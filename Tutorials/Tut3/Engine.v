==> flow/design.v <==
module Engine (clock, reset, 
		 new,  
		 search,  
		 Found,  
		 NotFound,  
		 data,  
		 ETX,  
		 match,  
		 sp,  
		 CharCount  
		);
	input 				clock;
	input				reset; 
	input 				new;  
	input 	[5*8-1:0] search;  
	input 	[7:0] 		data;   
	input 	[2:0] 		CharCount;  
	output 				Found;  
	output 				NotFound;  
	output 				ETX;  
	output 				match;  
	output 				sp;  
	wire 	ETX; 
	wire	sp; 
	reg 	match; 
	reg 	Found; 
	reg 	NotFound; 
	reg [(5*8)-1:0] SearchWord; 
	reg [(5*8)-1:0] word; 
	always@(posedge clock) begin
		if (reset) begin
			SearchWord <=	39'hface;
		end  	
		else if (new) begin 
			SearchWord <= search;
		end
	end
	always@(posedge clock) begin
		if (reset) begin 
			word <=	39'hbace;
		end
		else begin
	  		case(CharCount)
	   		3'h0: begin
		   		word[39:32] 	<= data; 
		   		word[31:0] 		<= 32'h0;	 
	  	 	end  
	   		3'h1: word[31:24] 	<= data;
	   		3'h2: word[23:16] 	<= data;
	   		3'h3: word[15:8] 	<= data;
	   		3'h4: word[7:0]		<= data;
	  		endcase
	  	end
	end
	always@(sp or ETX or SearchWord or word) begin
	   	if((sp | ETX) & (SearchWord == word)) begin
	    	match = 1;
	    end
	    else begin
	    	match = 0;
	    end
	end
	assign	sp = (data == 8'h20)?1'b1:1'b0;  
	assign	ETX = (data == 8'h03)?1'b1:1'b0;  
	always@(posedge clock) begin
		if (reset) begin
			Found	<=	1'b0;
			NotFound <=	1'b0;
		end
		else if (new)begin
	   		Found <= 1'b0;
	       	NotFound <= 1'b0;
	    end
	  	else if (match) 
	  		Found <= 1'b1;
	  	else if (ETX & !Found) 
	  		NotFound <= 1'b1;  
	end
endmodule 
* Step by step through the tools: Engine
The steps from the RTL of Engine to its reports follow in flow order. Line numbers count from 1 in the design file above. Not given: n/a
Set-up: top Engine, clock input clock, standard-cell library sky130hd, library corner tt_025C_1v80

* Word level
Yosys after proc, flatten, opt, wreduce and memory -nomap, before mapping. Memory bits, and registers merged into a memory's read port (data or address), are not among the register bits. Print and check cells are not counted. Equal cells are merged and count once.
Operators by class: bitwise operators 4, reduce/logical cells 8, multiplexer cells 7, eq/ne operators 7
Operators with widths (number):
- 8-bit parallel mux with 2-bit select | 4
- 40-bit equality test | 1
- 2-bit nonzero test | 4
- 8-bit by 2-bit equality test with 1-bit output with constant B | 1
- 8-bit by 6-bit equality test with 1-bit output with constant B | 1
- 3-bit by 2-bit equality test with 1-bit output with constant B | 2
- 3-bit by 1-bit equality test with 1-bit output with constant B | 1
- 3-bit equality test with constant B | 1
- 3-bit zero test | 1
- 1-bit 2-to-1 mux | 3
- 1-bit bitwise AND | 2
- 2-bit AND reduction | 1
- 2-bit OR reduction | 1
- 1-bit OR | 1
- 1-bit inverter | 1
- 1-bit zero test | 1
Bit counts: bits in registers 82, output and inout bits 5, elaborated cells 34

* Logic depth
Depth = most cells in a row (Yosys ltp): at word level without a register or memory, in the mapped netlist without a sequential cell, where the memories' decode and read muxes count.
Depth: word-level depth 7, ABC_AREA 0, mapped depth 6

* Netlist
Source: synth_stat.txt of the flow (Yosys; design flattened, memories mapped). It holds for the ABC_AREA given above (unset counts as 0); a run with the other value may have another netlist.
Mapped netlist: buffer cells 24, flip-flop cells 82, synthesis area 3573.4 um2, standard cells after synthesis 381, sequential area 1641.6 um2
Cells by type:
- sky130_fd_sc_hd__dfxtp_1 | number 82, total area 1.64E+03 um2
- sky130_fd_sc_hd__mux2i_1 | number 37, total area 370.355 um2
- sky130_fd_sc_hd__xor2_1 | number 40, total area 350.336 um2
- sky130_fd_sc_hd__nor2_1 | number 51, total area 191.434 um2
- sky130_fd_sc_hd__a21oi_1 | number 36, total area 180.173 um2
- sky130_fd_sc_hd__a211o_1 | number 16, total area 140.134 um2
- sky130_fd_sc_hd__nor2b_1 | number 20, total area 125.12 um2
- sky130_fd_sc_hd__o21ai_0 | number 21, total area 105.101 um2
- sky130_fd_sc_hd__nand3_1 | number 19, total area 95.091 um2
- sky130_fd_sc_hd__nor4_2 | number 7, total area 87.584 um2
- sky130_fd_sc_hd__buf_2 | number 10, total area 50.048 um2
- sky130_fd_sc_hd__clkbuf_1 | number 11, total area 41.29 um2
- sky130_fd_sc_hd__and3_1 | number 5, total area 31.28 um2
- sky130_fd_sc_hd__nand2_1 | number 6, total area 22.522 um2
- sky130_fd_sc_hd__nor4_1 | number 3, total area 18.768 um2
- sky130_fd_sc_hd__nor3_4 | number 1, total area 16.266 um2
- sky130_fd_sc_hd__nor4b_2 | number 1, total area 15.014 um2
- sky130_fd_sc_hd__nand4_2 | number 1, total area 12.512 um2
Not listed: further types 10, cells in them 14.

* Path before layout
OpenSTA on the mapped netlist: ideal clock, no wires. The path of least setup slack (recovery checks aside). Input and output delay are each 20% of the period. Register names are those of the netlist, which keeps one name where synthesis merged equal registers.
Path after synthesis: kind register to output, start point reg SearchWord[30], end point out match, path buffers 0, path delay 1.256 ns, data required time 1.880 ns, arrival time 1.256 ns, clock period 2.35 ns, path slack 0.624 ns, stages on the path 5, output delay 0.470 ns, period reached after synthesis 1.726 ns
"path delay" = arrival - input delay + setup time. At an output port there is no setup time. "stages on the path": output pins that drive a net of the path, with the launching flip-flop's if there is one; two outputs of one cell count as two. "period reached after synthesis" = period - worst setup slack (recovery checks aside). The figure is calculated, with input and output delays left at 20% of the set period. Between the ends stands the longest chain of elaborated cells between them, by number of cells; it is not shown to be the way that was timed. Of several equally long chains one is given. Each line given opens the expression or statement behind the cell; cells for indexed reads and writes are added by Yosys, which also makes memories of some case tables.
On the way, after synthesis: path through sky130_fd_sc_hd__dfxtp_1 > sky130_fd_sc_hd__xor2_1 > sky130_fd_sc_hd__nor4_2 > sky130_fd_sc_hd__nand4_1 > sky130_fd_sc_hd__nor4b_2, length of the longest elaborated chain 3, elaborated cells between the ends (all ways) 3, source lines of those cells 1, those cells by class 1 x eq/ne; 1 x mux; 1 x logic
RTL lines, path after synthesis:
- start: declaration | RTL line 28 | reg [(5*8)-1:0] SearchWord;
- start: assignment | RTL line 32 | SearchWord <= 39'hface;
- start: assignment | RTL line 35 | SearchWord <= search;
- 40-bit equality test | RTL line 56 | if((sp | ETX) & (SearchWord == word)) begin
- 1-bit bitwise AND | RTL line 56
- 1-bit 2-to-1 mux | RTL line 56
- end: declaration | RTL line 21 | output match;

* Path in the finished layout
From the final timing report of stored run 1: the path of least setup slack in the routed layout; clock arrival at registers is part of the times.
Path post-layout: kind register to output, start point reg word[31], end point out match, clock period 1.63 ns, path slack -0.70 ns, output delay 0.33 ns, stages on the path 6, arrival time 2.00 ns, data required time 1.30 ns, path buffers 1
Between the ends stands the longest chain of elaborated cells between them, by number of cells; it is not shown to be the way that was timed. Of several equally long chains one is given. At most two assigning lines are given for a register; there are more.
On the way, post-layout: path through sky130_fd_sc_hd__dfxtp_2 > sky130_fd_sc_hd__xor2_2 > sky130_fd_sc_hd__nor4_4 > sky130_fd_sc_hd__nand4_4 > sky130_fd_sc_hd__nor4b_4 > sky130_fd_sc_hd__buf_2, length of the longest elaborated chain 3, elaborated cells between the ends (all ways) 3, source lines of those cells 1, those cells by class 1 x eq/ne; 1 x mux; 1 x logic
RTL lines, path post-layout:
- start: declaration | RTL line 29 | reg [(5*8)-1:0] word;
- start: assignment | RTL line 40 | word <= 39'hbace;
- start: assignment | RTL line 48 | 3'h1: word[31:24] <= data;
- 40-bit equality test | RTL line 56 | if((sp | ETX) & (SearchWord == word)) begin
- 1-bit bitwise AND | RTL line 56
- 1-bit 2-to-1 mux | RTL line 56
- end: declaration | RTL line 21 | output match;

Below are 2 stored runs of the flow (Yosys, OpenROAD; platform sky130hd) on Engine, each with its settings and what was measured, unordered. Constraints: input delay and output delay 20% of the set period each, output load 0.01 pF.
By "clock period achieved" is meant the clock period of the run minus its worst setup slack. This is arithmetic on one report: input and output delays are still those of the set period (20% each).
"critical setup path time" is the time allowed to the run's worst setup path (the clock period less input and output delay, where it has them) less its slack. Clock arrival times count: a late capture clock shortens it, a late launch clock lengthens it.
By "total power of the final layout" is meant OpenSTA's value without simulated activity: inputs other than the clock are taken to toggle once in ten clock periods, and the tool carries that through the logic.

* Stored run 1 | settings: period_ns 1.63; CORE_UTILIZATION 34; SETUP_SLACK_MARGIN 0.15; PLACE_DENSITY_LB_ADDON 0.12; CELL_PAD_IN_SITES_GLOBAL_PLACEMENT 2; ABC_AREA 0; GPL_ROUTABILITY_DRIVEN 0; SLEW_MARGIN 15; MIN_ROUTING_LAYER met1; CAP_MARGIN 20; CORE_MARGIN 2 | results: full die area 11,346.5 um2; post-route worst hold slack 0.291 ns; total power of the final layout 0.004615 W; clock period achieved 2.328 ns; critical setup path time 2.00 ns; critical path type register to output; chip area after synthesis (Yosys) 3,573.4 um2; worst setup slack after layout -0.698 ns; standard-cell area after routing 5,122.4 um2
* Stored run 2 | settings: period_ns 2.06; CORE_UTILIZATION 47; SETUP_SLACK_MARGIN 0.21; PLACE_DENSITY 0.46; TNS_END_PERCENT 75; CTS_CLUSTER_SIZE 69; CTS_CLUSTER_DIAMETER 29; CAP_MARGIN 30; MAX_ROUTING_LAYER met5; CORE_MARGIN 2; SLEW_MARGIN 20 | results: total power of the final layout 0.003567 W; worst setup slack after layout -0.275 ns; standard-cell area after routing 4,875.9 um2; clock period achieved 2.335 ns; chip area after synthesis (Yosys) 3,573.4 um2; post-route worst hold slack 0.464 ns; critical setup path time 1.92 ns; critical path type register to output; full die area 8,316.5 um2
