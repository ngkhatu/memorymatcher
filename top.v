==> flow/design.v <==
`timescale 1ns / 1 ps
module Match (clock, DataIn, Go_flag, Data, Address, Found) ;
input clock ;
input [7:0] DataIn ;
input Go_flag ;
output reg [3:0] Address ;
input [31:0] Data ;
output reg [31:0] Found ;
wire [31:0] Word1, Word2, Word3, Word4 ;
wire [31:0] ex1, ex2, ex3 ;
reg [31:0] theMatch ;  
reg [7:0] Data1, Data2, Data3 ;
reg [31:0] Data_buffer ;
reg [7:0] DataIn_buffer ;
reg [1:0] state ;
reg [3:0] isMatch ;
reg [2:0] isMatchEx ;
reg C_out ;
parameter S0 = 0, S1 = 1, S2 = 2, S3 = 3 ;
assign Word1 = {{24'd0},{DataIn_buffer}} ;
assign Word2 = {{16'd0},{Data1},{DataIn_buffer}} ;
assign Word3 = {{8'd0},{Data2},{Data1},{DataIn_buffer}} ;
assign Word4 = {{Data3},{Data2},{Data1},{DataIn_buffer}} ;
assign ex1 = {{24'd0},{Data1}} ;
assign ex2 = {{16'd0},{Data2},{Data1}} ;
assign ex3 = {{8'd0},{Data3},{Data2},{Data1}} ;
always@(isMatch or isMatchEx or ex1 or ex2 or ex3 or Word4)
	if(isMatch[3]) theMatch = Word4 ;
	else if (~isMatch[3] && isMatchEx[2]) theMatch = ex3 ;
	else if (~isMatch[2] && isMatchEx[1]) theMatch = ex2 ;
	else if (~isMatch[1] && isMatchEx[0]) theMatch = ex1 ;
	else theMatch = 0 ;
always@(posedge clock)
case(state)
S0: begin
	Found = 0 ;
	isMatch = 4'b0000 ;
	Address = 0 ;
	C_out = 0 ;
	if(Go_flag) begin
		state = S3 ;
		DataIn_buffer <= DataIn ;
		Data1 <= DataIn_buffer ;
		Data2 <= Data1 ;
		Data3 <= Data2 ;
	end
	else state = S0 ;
end
S1: begin
	if(Data_buffer == Word1) isMatch[0] = 1 ;
	if(Data_buffer == Word2) isMatch[1] = 1 ;
	if(Data_buffer == Word3) isMatch[2] = 1 ;
	if(Data_buffer == Word4) begin isMatch[3] = 1 ; state = S2 ;  end
	else begin		
		if(~C_out) state = S3 ;
		else if(C_out)begin
			if(|theMatch) state = S2 ;
			else begin
				isMatchEx = isMatch[2:0] ;
				state = S0 ;
			end
		end
	end
end
S2: begin
	Found = theMatch ;
	state = S0 ;
	isMatchEx = isMatch[2:0] ;
end
S3: begin
	Data_buffer = Data ;
	{{C_out},{Address}} = Address + 1 ;
	state = S1 ;
end
default: state = S0 ;
endcase
endmodule
`timescale 1ns / 1 ps
module SRAM (ReadAddress, ReadBus);
input  [3:0] ReadAddress;  
output [31:0] ReadBus;
reg [31:0]   Register [0:15];    
reg [31:0]   ReadBus;
always@(*) 
  begin 
    #0.3 ReadBus  =  Register[ReadAddress];
  end
endmodule
`timescale 1ns / 1 ps
module top(clock, DataIn, Go_flag, Found) ;
 input clock ;
 input [7:0] DataIn ;
 input Go_flag ;
 output [31:0] Found ; 
 wire [3:0] Address ;
 wire [31:0] Data ;
Match Match_DUT(.clock(clock), .DataIn(DataIn), .Go_flag(Go_flag), .Data(Data), .Address(Address), .Found(Found));
SRAM MatchMemory(.ReadAddress(Address), .ReadBus(Data)) ;
endmodule
## Reports on top

The steps from the RTL of top to its reports follow in flow order.
Lines are those of the file above, counted from 1.
The mark - stands for no value.

- Top module: top
- Clock port: clock
- Cell library: sky130hd
- Corner: tt_025C_1v80

## Word level

Counts by Yosys on the flattened word-level netlist (proc, flatten, opt, wreduce; memories kept). Register bits leave out memories and registers merged into their read ports (data or address). Print and check cells are left out. Cells with the same type and inputs are merged into one.

- $add $sub $neg: 1
- Equality and inequality tests: 11
- Mux-type cells: 25
- Bitwise logic cells: 5
- Reduce/logical cells: 13

Operator list:

| cell | number |
|---|---|
| 32-bit 2-to-1 mux | 4 |
| 32-bit case mux with 2-bit select | 1 |
| 32-bit by 16-bit == test with 1-bit output | 1 |
| 32-bit by 24-bit == test with 1-bit output | 1 |
| 32-bit == test | 1 |
| 32-bit by 8-bit == test with 1-bit output | 1 |
| 32-bit OR reduction | 1 |
| 1-bit case mux with 2-bit select | 5 |
| 3-bit 2-to-1 mux | 3 |
| 2-bit OR reduction | 4 |
| 4-bit case mux with 2-bit select | 1 |
| 2-bit case mux with 4-bit select | 1 |
| 8-bit 2-to-1 mux | 1 |
| 2-bit 2-to-1 mux | 4 |
| 3-bit case mux with 2-bit select | 1 |
| 1-bit NOT | 5 |
| 4-bit by 1-bit adder with 5-bit output with constant B | 1 |
| 2-bit by 1-bit inequality test with 1-bit output with constant B | 2 |
| 2-bit == test with constant B | 2 |
| 2-bit inequality test with constant B | 2 |
| 2-bit AND reduction | 2 |
| 4-bit AND reduction | 1 |
| 1-bit 2-to-1 mux | 4 |
| 1-bit logical AND | 3 |
| 3-bit OR reduction | 1 |
| 2-bit by 1-bit == test with 1-bit output with constant B | 1 |
| 2-bit zero test | 1 |

- Register bits: 110
- Bits of input ports: 10
- Output and inout bits: 32
- Cells after elaboration: 67

## Depth

Longest topological path by Yosys (ltp), each cell counted once; first at word level (registers and memories cut), then after technology mapping (sequential cells cut; the memories' decode and read muxes count).

- Word-level depth: 11
- ABC_AREA: 0
- Mapped depth: 4
- Gate-level depth less buffers: 4

## Synthesis result

The flow's flattened synthesis, as Yosys stat reports it; memories are mapped. The netlist is that of the ABC_AREA named above (0 if unset); the other value can give another one.

- Cell count: 177
- Mapped area: 0.0027601 mm²
- Area of sequential cells: 0.0020219 mm²
- Flip-flop cells: 68
- Buffers: 11

Cell types:

| cell | number | total area (µm²) |
|---|---|---|
| sky130_fd_sc_hd__edfxtp_1 | 66 | 1.98E+03 |
| sky130_fd_sc_hd__nand3b_1 | 24 | 180.173 |
| sky130_fd_sc_hd__a21boi_2 | 13 | 146.39 |
| sky130_fd_sc_hd__nand2_1 | 25 | 93.84 |
| sky130_fd_sc_hd__a21boi_1 | 9 | 67.565 |
| sky130_fd_sc_hd__ha_1 | 5 | 62.56 |
| sky130_fd_sc_hd__and3_1 | 8 | 50.048 |
| sky130_fd_sc_hd__dfxtp_1 | 2 | 40.038 |
| sky130_fd_sc_hd__buf_4 | 3 | 22.522 |
| sky130_fd_sc_hd__buf_6 | 2 | 22.522 |
| sky130_fd_sc_hd__clkbuf_1 | 5 | 18.768 |
| sky130_fd_sc_hd__inv_1 | 5 | 18.768 |
| sky130_fd_sc_hd__a21boi_0 | 2 | 15.014 |
| sky130_fd_sc_hd__nor2_1 | 3 | 11.261 |
| sky130_fd_sc_hd__o21ai_0 | 2 | 10.01 |
| sky130_fd_sc_hd__or2b_1 | 1 | 7.507 |
| sky130_fd_sc_hd__and2_1 | 1 | 6.256 |
| sky130_fd_sc_hd__buf_2 | 1 | 5.005 |

The figures by module come from a second, unflattened synthesis with its own total; it is not the netlist above.

- Cells (unflattened synthesis): 358
- Area total of the unflattened synthesis: 0.0049247 mm²

Rows give one instance, submodules left out.

By module:

| module | times used | cells | area (mm²) |
|---|---|---|---|
| Match | 1 | 325 | 0.0046807 |
| SRAM | 1 | 33 | 0.000244 |
| top | 1 | 0 | 0 |

## Timing after synthesis

OpenSTA on the mapped netlist: ideal clock, no wires. The path of least setup slack (recovery checks aside). Input and output delay are each 20% of the period. Register names are those of the netlist, which keeps one name where synthesis merged equal registers.

- Path kind: register to register
- Start point: reg Match_DUT.state[1]
- End point: reg Match_DUT.Found[0]
- Period: 3.47 ns
- Library setup time: 0.421 ns
- Arrival: 1.975 ns
- Required time: 3.049 ns
- Path slack: 1.074 ns
- Delay of the path: 2.396 ns
- Stages on the path: 4
- Synthesis period reached: 2.396 ns

"delay of the path" is the arrival time less input delay plus setup time.
"stages on the path": output pins that drive a net of the path, with the launching flip-flop's if there is one; two outputs of one cell count as two.
"synthesis period reached" is the clock period less the worst setup slack; recovery checks do not enter. This is arithmetic on one report: input and output delays are still those of the set period (20% each).
The rows between start and end are the longest chain of elaborated cells between them; the timing report does not say that the signal goes this way. Where chains are equally long, one stands for them.
Each line given opens the expression or statement behind the cell; cells for indexed reads and writes are added by Yosys, which also makes memories of some case tables.
A register here has more assigning lines than the two given.
The path ends at the enable pin of a flip-flop; only ways to that pin are counted.

- Cells stage by stage: sky130_fd_sc_hd__dfxtp_1 -> sky130_fd_sc_hd__inv_1 -> sky130_fd_sc_hd__ha_1 -> sky130_fd_sc_hd__nor2_1
- Length of the longest elaborated chain: 2
- Elaborated cells on any way between the ends: 3
- Classes of those cells: eq/ne (2); reduce/logical (1)

Ends and longest elaborated chain, post-synthesis:

| what | RTL line | text |
|---|---|---|
| start: declaration | 15 | `reg [1:0] state ;` |
| start: assignment | 41 | `state = S3 ;` |
| start: assignment | 47 | `else state = S0 ;` |
| 2-bit by 1-bit == test with 1-bit output | 34 | `case(state)` |
| 2-bit OR reduction | - |  |
| end: assignment | 36 | `Found = 0 ;` |
| end: assignment | 66 | `Found = theMatch ;` |
| end: declaration | 8 | `output reg [31:0] Found ;` |

## Worst path after layout

From the final timing report of stored run 1: the path of least setup slack in the routed layout; clock arrival at registers is part of the times.

- Path kind: register to output
- Start point: reg Match_DUT.Found[4]
- End point: out Found[4]
- Period: 3.37 ns
- Output delay: 0.67 ns
- Arrival: 1.24 ns
- Required time: 2.70 ns
- Path slack: 1.46 ns
- Stages on the path: 2

- Cells stage by stage: sky130_fd_sc_hd__edfxtp_1 -> sky130_fd_sc_hd__clkdlybuf4s50_1
- Length of the longest elaborated chain: 0
- Elaborated cells on any way between the ends: 0

Ends and longest elaborated chain, post-layout:

| what | RTL line | text |
|---|---|---|
| start: declaration | 8 | `output reg [31:0] Found ;` |
| start: assignment | 36 | `Found = 0 ;` |
| start: assignment | 66 | `Found = theMatch ;` |
| end: declaration | 94 | `output [31:0] Found ;` |

Add stored flow runs of top

Measured results for top: 2 stored runs of the Yosys and OpenROAD flow on sky130hd. The settings differ; the order carries no meaning. The constraints put input and output delay at 20% of the set period each and load the outputs with 0.01 pF.
"clock period achieved" means the clock period less the worst setup slack. The figure is calculated, with input and output delays left at 20% of the set period.
"critical setup path time": the worst setup path's part of the clock period (all of it between registers, 20% less for each end at a port) less its slack. A launch clock that arrives late makes it longer, a capture clock that arrives late makes it shorter.
"total power of the final layout" is the tool's figure for a default switching activity; nothing was simulated.

### Stored run 1

==> flow/run.sh <==
#!/bin/bash
# the make line also repeats the synthesis and layout settings of config.mk as NAME=value (left out here)
make -C /OpenROAD-flow-scripts/flow DESIGN_CONFIG=/design/flow/config.mk WORK_HOME=/design/flow/orfs CLKGATE_MAP_FILE= finish
==> flow/config.mk <==
export PLATFORM = sky130hd
export DESIGN_NAME = top
export DESIGN_NICKNAME = top
export VERILOG_FILES = /design/flow/design.v
export SDC_FILE = /design/flow/constraint.sdc
export NUM_CORES = 4
export LEC_CHECK = 0
export ABC_AREA = 0
export CAP_MARGIN = 10
export CORE_ASPECT_RATIO = 0.51
export CORE_MARGIN = 2
export CORE_UTILIZATION = 18
export CTS_CLUSTER_SIZE = 13
export MIN_ROUTING_LAYER = met1
export SETUP_SLACK_MARGIN = 0.69
export SLEW_MARGIN = 20
==> flow/constraint.sdc <==
create_clock -name core_clock -period 3.37 [get_ports {clock}]
set_input_delay 0.6740 -clock core_clock [delete_from_list [all_inputs] [get_ports {clock}]]
set_output_delay 0.6740 -clock core_clock [all_outputs]
set_load 0.01 [all_outputs]

Results of stored run 1:
- Synthesis area: 0.0027601 mm²
- Total die area: 0.016398 mm²
- Standard-cell area after routing: 0.003691 mm²
- Final design utilization: 24.5%
- Worst slack on setup checks: 1.455 ns
- Sum of negative setup slack: 0.000 ns
- Worst-case hold slack: 0.445 ns
- Total power of the final layout: 3498 µW
- Clock period achieved: 1.915 ns
- Critical setup path time: 1.24 ns
- Type of the worst setup path: register to output

### Stored run 2

==> flow/run.sh <==
#!/bin/bash
# the make line also repeats the synthesis and layout settings of config.mk as NAME=value (left out here)
make -C /OpenROAD-flow-scripts/flow DESIGN_CONFIG=/design/flow/config.mk WORK_HOME=/design/flow/orfs CLKGATE_MAP_FILE= finish
==> flow/config.mk <==
export PLATFORM = sky130hd
export DESIGN_NAME = top
export DESIGN_NICKNAME = top
export VERILOG_FILES = /design/flow/design.v
export SDC_FILE = /design/flow/constraint.sdc
export NUM_CORES = 4
export LEC_CHECK = 0
export CAP_MARGIN = 20
export CELL_PAD_IN_SITES_DETAIL_PLACEMENT = 0
export CELL_PAD_IN_SITES_GLOBAL_PLACEMENT = 3
export CORE_MARGIN = 2
export CORE_UTILIZATION = 71
export GPL_ROUTABILITY_DRIVEN = 0
export GPL_TIMING_DRIVEN = 1
export HOLD_SLACK_MARGIN = -0.07
export PLACE_DENSITY_LB_ADDON = 0.01
export SETUP_SLACK_MARGIN = 0.12
export SLEW_MARGIN = 20
==> flow/constraint.sdc <==
create_clock -name core_clock -period 2.99 [get_ports {clock}]
set_input_delay 0.5980 -clock core_clock [delete_from_list [all_inputs] [get_ports {clock}]]
set_output_delay 0.5980 -clock core_clock [all_outputs]
set_load 0.01 [all_outputs]

Outcome of stored run 2: no final report: placement broke off with FLW-0024
